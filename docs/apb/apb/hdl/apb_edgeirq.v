==> flow/design.v <==
module apb_edgeirq (
   input             reset_n,
   input             enable,   
   input             pclk,            
   input      [ 2:0] paddr,    
   input             pwrite,
   input             psel,
   input             penable,
   input      [31:0] pwdata,
   output reg [31:0] prdata,
   output            pready,
   output            pslverr,
   output            irq,
   input      [ 3:0] irq_posedge
);
reg  [3:0] edge_detect;   
reg  [3:0] irq_control;   
reg  [3:0] irq_edgeseen;  
wire [3:0] irq_pending;   
wire apb_write = psel & penable & pwrite;
wire apb_read  = psel & ~pwrite;
   assign pready  = 1'b1;
   assign pslverr = 1'b0;
   assign irq_pending = irq_edgeseen & irq_control;
   assign irq = |irq_pending;
   always @(posedge pclk or negedge reset_n)
   begin : rr
      integer b;
      if (!reset_n)
      begin
         edge_detect  <= 4'h0;
         irq_edgeseen <= 4'h0;
         irq_control  <= 4'h0;
         prdata    <= 32'h0;
      end  
      else if (enable)
      begin
         edge_detect <= irq_posedge;
         for (b=0; b<4; b=b+1)
         begin
            if (~edge_detect[b] & irq_posedge[b])
               irq_edgeseen[b] <= 1'b1;
            else
            begin
               if (apb_write && (paddr==3'h4) && pwdata[b])
                  irq_edgeseen[b] <= 1'b0;
            end
         end
         if (apb_write)
         begin
            case (paddr)
            3'h0  : irq_control <= pwdata[3:0];
           endcase
         end  
         if (apb_read)
         begin
            case (paddr)
            3'h0 : prdata <= {28'h0,irq_control};
            3'h4 : prdata <= {24'h0,irq_pending,irq_edgeseen};
            endcase
         end  
         else
            prdata <= 32'h0;  
      end  
   end  
endmodule
=== Reports on apb_edgeirq ===
Tool output for the design above, in the order of the flow.
Line numbers count from 1 in the design file above.
Library cell names are shortened.
A cell with -- has no value.

* Top module: apb_edgeirq
* Clock input: pclk
* Standard-cell library: sky130hd
* Corner: tt_025C_1v80

=== Word level ===
Yosys after proc, flatten, opt, wreduce and memory -nomap, before mapping. Memory bits, and registers merged into a memory's read port (data or address), are not among the register bits. Print and check cells are not counted. Equal cells are merged and count once.

* Equality and inequality tests: 2
* Mux-type cells: 10
* Bitwise logic cells: 13
* Reduce/logical cells: 17

{| class="wikitable"
|+ Operators by type and width
! cell !! count
|-
| 32-bit parallel mux with 2-bit select || 1
|-
| 32-bit two-way mux || 1
|-
| 2-bit AND reduction || 5
|-
| 2-bit nonzero test || 4
|-
| 1-bit two-way mux || 8
|-
| 1-bit AND || 7
|-
| 1-bit logical AND || 5
|-
| 1-bit inverter || 5
|-
| 4-bit AND || 1
|-
| 4-bit OR reduction || 1
|-
| 3-bit by 1-bit inequality test with 1-bit output with constant B || 1
|-
| 3-bit == test with constant B || 1
|-
| 3-bit logical NOT || 1
|-
| 3-bit AND reduction || 1
|}

* Register bits after elaboration: 44
* Word-level cells: 49

=== Longest topological paths ===
Longest topological path by Yosys (ltp), each cell counted once; first at word level (registers and memories cut), then after technology mapping (sequential cells cut; the memories' decode and read muxes count).

* Depth in word-level cells: 6
* ABC_AREA: 0
* Depth in mapped cells: 4
* Gate-level depth less buffers: 3

=== Mapped cells and area ===
Yosys stat after the flow's synthesis: flattened, memories mapped to cells. It holds for the ABC_AREA given above (unset counts as 0); a run with the other value may have another netlist.
The area totals of this step are shown rounded.

* Cells in the netlist: 97
* Cell area after synthesis: 0.001079 mm^2
* Mapped flip-flops: 20
* Buffers: 28

{| class="wikitable"
|+ Cell types
! cell type !! count
|-
| dfrtp_1 || 20
|-
| buf_4 || 26
|-
| o2bb2ai_1 || 8
|-
| mux2_2 || 4
|-
| a32o_1 || 4
|-
| mux2i_1 || 4
|-
| nand4_1 || 4
|-
| o21ai_0 || 4
|-
| nand2_1 || 5
|-
| nor3b_4 || 1
|-
| a22oi_1 || 2
|-
| inv_1 || 4
|-
| and3b_4 || 1
|-
| buf_6 || 1
|-
| and4b_1 || 1
|-
| conb_1 || 2
|-
| nand3b_1 || 1
|-
| and3_1 || 1
|}

Other cell types: 4; their cells: 4.

=== Timing after synthesis ===
Path of least setup slack by OpenSTA after synthesis, without wires, with an ideal clock, recovery checks aside; 20% of the period is set as input and as output delay. Where synthesis merged equal registers, the netlist keeps one of their names.

* Path kind: in2reg
* Start: input port enable
* End: register irq_control[0]
* Period: 1270 ps
* Setup time: 125 ps
* Launch time at the first pin: 254 ps
* Arrival time: 1183 ps
* Data required time: 1145 ps
* Setup slack: -38 ps
* Delay of the path: 1054 ps
* Driving pins on the path: 4
* Buffers on the path: 1
* Synthesis period reached: 1308 ps

"delay of the path" = arrival - input delay + setup time.
"driving pins on the path" counts driving pins, that of a launching flip-flop among them; a cell with two outputs on the path counts twice.
"synthesis period reached" = period - worst setup slack (recovery checks aside). The figure is calculated, with input and output delays left at 20% of the set period.
Between the ends stands the longest chain of elaborated cells between them, by number of cells; it is not shown to be the way that was timed. Of several equally long chains one is given.
A line is the first line of the expression or statement that the cell stems from. Yosys adds cells for indexed reads and writes and turns some case tables into memories.

* Cell sequence: buf_6 -> nor3b_4 -> and3b_4 -> mux2_2
* Length of the longest elaborated chain: 1

{| class="wikitable"
|+ RTL lines, path post-synthesis
! element !! RTL line !! source
|-
| start, declared || 3 || <nowiki>input             enable,</nowiki>
|-
| 3-bit AND reduction || -- ||
|-
| end, assigned || 33 || <nowiki>irq_control  <= 4'h0;</nowiki>
|-
| end, assigned || 52 || <nowiki>3'h0  : irq_control <= pwdata[3:0];</nowiki>
|-
| end, declared || 17 || <nowiki>reg  [3:0] irq_control;</nowiki>
|}

=== Timing after layout ===
From the final timing report of stored run 1: the path of least setup slack in the routed layout; clock arrival at registers is part of the times.
The path's times are printed in steps of 10 ps; the period is the one set.

* Path kind: reg2out
* Start: register prdata[6]
* End: output port prdata[6]
* Period: 1580 ps
* Output delay: 320 ps
* Launch time at the first pin: 310 ps
* Arrival time: 1210 ps
* Data required time: 1260 ps
* Setup slack: 50 ps
* Driving pins on the path: 2
* Buffers on the path: 1

A register here has more assigning lines than the two given.

* Cell sequence: dfrtp_1 -> clkdlybuf4s50_1
* Length of the longest elaborated chain: 0

{| class="wikitable"
|+ RTL lines, path after layout
! element !! RTL line !! source
|-
| start, declared || 10 || <nowiki>output reg [31:0] prdata,</nowiki>
|-
| start, assigned || 58 || <nowiki>3'h0 : prdata <= {28'h0,irq_control};</nowiki>
|-
| start, assigned || 59 || <nowiki>3'h4 : prdata <= {24'h0,irq_pending,irq_edgeseen};</nowiki>
|-
| end, declared || 10 ||
|}

Wiki page: apb_edgeirq / flow data

Measured results for apb_edgeirq: 2 stored runs of the Yosys and OpenROAD flow on sky130hd. The settings differ; the order carries no meaning. The constraints put input and output delay at 20% of the set period each and load the outputs with 0.01 pF.
"clock period achieved": clock period set for the run, less the worst setup slack. It is reckoned from that one timing run; input and output delays stay at 20% of the period that was set.
"critical setup path time" means the part of the period allowed to the worst setup path (the constraints hold back 20% at inputs and 20% at outputs) less its slack; where the path has registers, the arrival times of their clocks count too.
"power consumption" is the tool's figure for a default switching activity; nothing was simulated.
"critical setup path time" is known to 10 ps.
The results are shown rounded.

=== Stored run 1 ===
{| class="wikitable"
! Setting !! Value
|-
| period_ns || 1.58
|-
| CORE_UTILIZATION || 45
|-
| CAP_MARGIN || 20
|-
| CORE_MARGIN || 2
|-
| SLEW_MARGIN || 20
|-
! Result !! Value
|-
| Worst setup slack after layout || 55 ps
|-
| Power consumption || 1106 uW
|-
| Clock period achieved || 1525 ps
|-
| Full die area || 0.002804 mm^2
|-
| Final utilization || 64.9 %
|-
| Critical setup path time || 1210 ps
|-
| Worst setup path type || reg2out
|-
| Post-synthesis cell area || 0.001079 mm^2
|-
| Sum of negative setup slack || 0 ps
|}

=== Stored run 2 ===
{| class="wikitable"
! Setting !! Value
|-
| period_ns || 1.31
|-
| CORE_UTILIZATION || 35
|-
| PLACE_DENSITY_LB_ADDON || 0.15
|-
| CORE_ASPECT_RATIO || 1.08
|-
| CELL_PAD_IN_SITES_GLOBAL_PLACEMENT || 2
|-
| CELL_PAD_IN_SITES_DETAIL_PLACEMENT || 0
|-
| TNS_END_PERCENT || 95
|-
| ABC_AREA || 1
|-
| GPL_TIMING_DRIVEN || 0
|-
| GPL_ROUTABILITY_DRIVEN || 0
|-
| CTS_CLUSTER_SIZE || 26
|-
| CTS_CLUSTER_DIAMETER || 127
|-
| SLEW_MARGIN || 10
|-
| CAP_MARGIN || 20
|-
| CORE_MARGIN || 2
|-
! Result !! Value
|-
| Critical setup path time || 1050 ps
|-
| Worst setup path type || reg2out
|-
| Final utilization || 51.3 %
|-
| Sum of negative setup slack || -6 ps
|-
| Power consumption || 1515 uW
|-
| Clock period achieved || 1316 ps
|-
| Post-synthesis cell area || 0.001197 mm^2
|-
| Full die area || 0.003905 mm^2
|-
| Worst setup slack after layout || -6 ps
|}
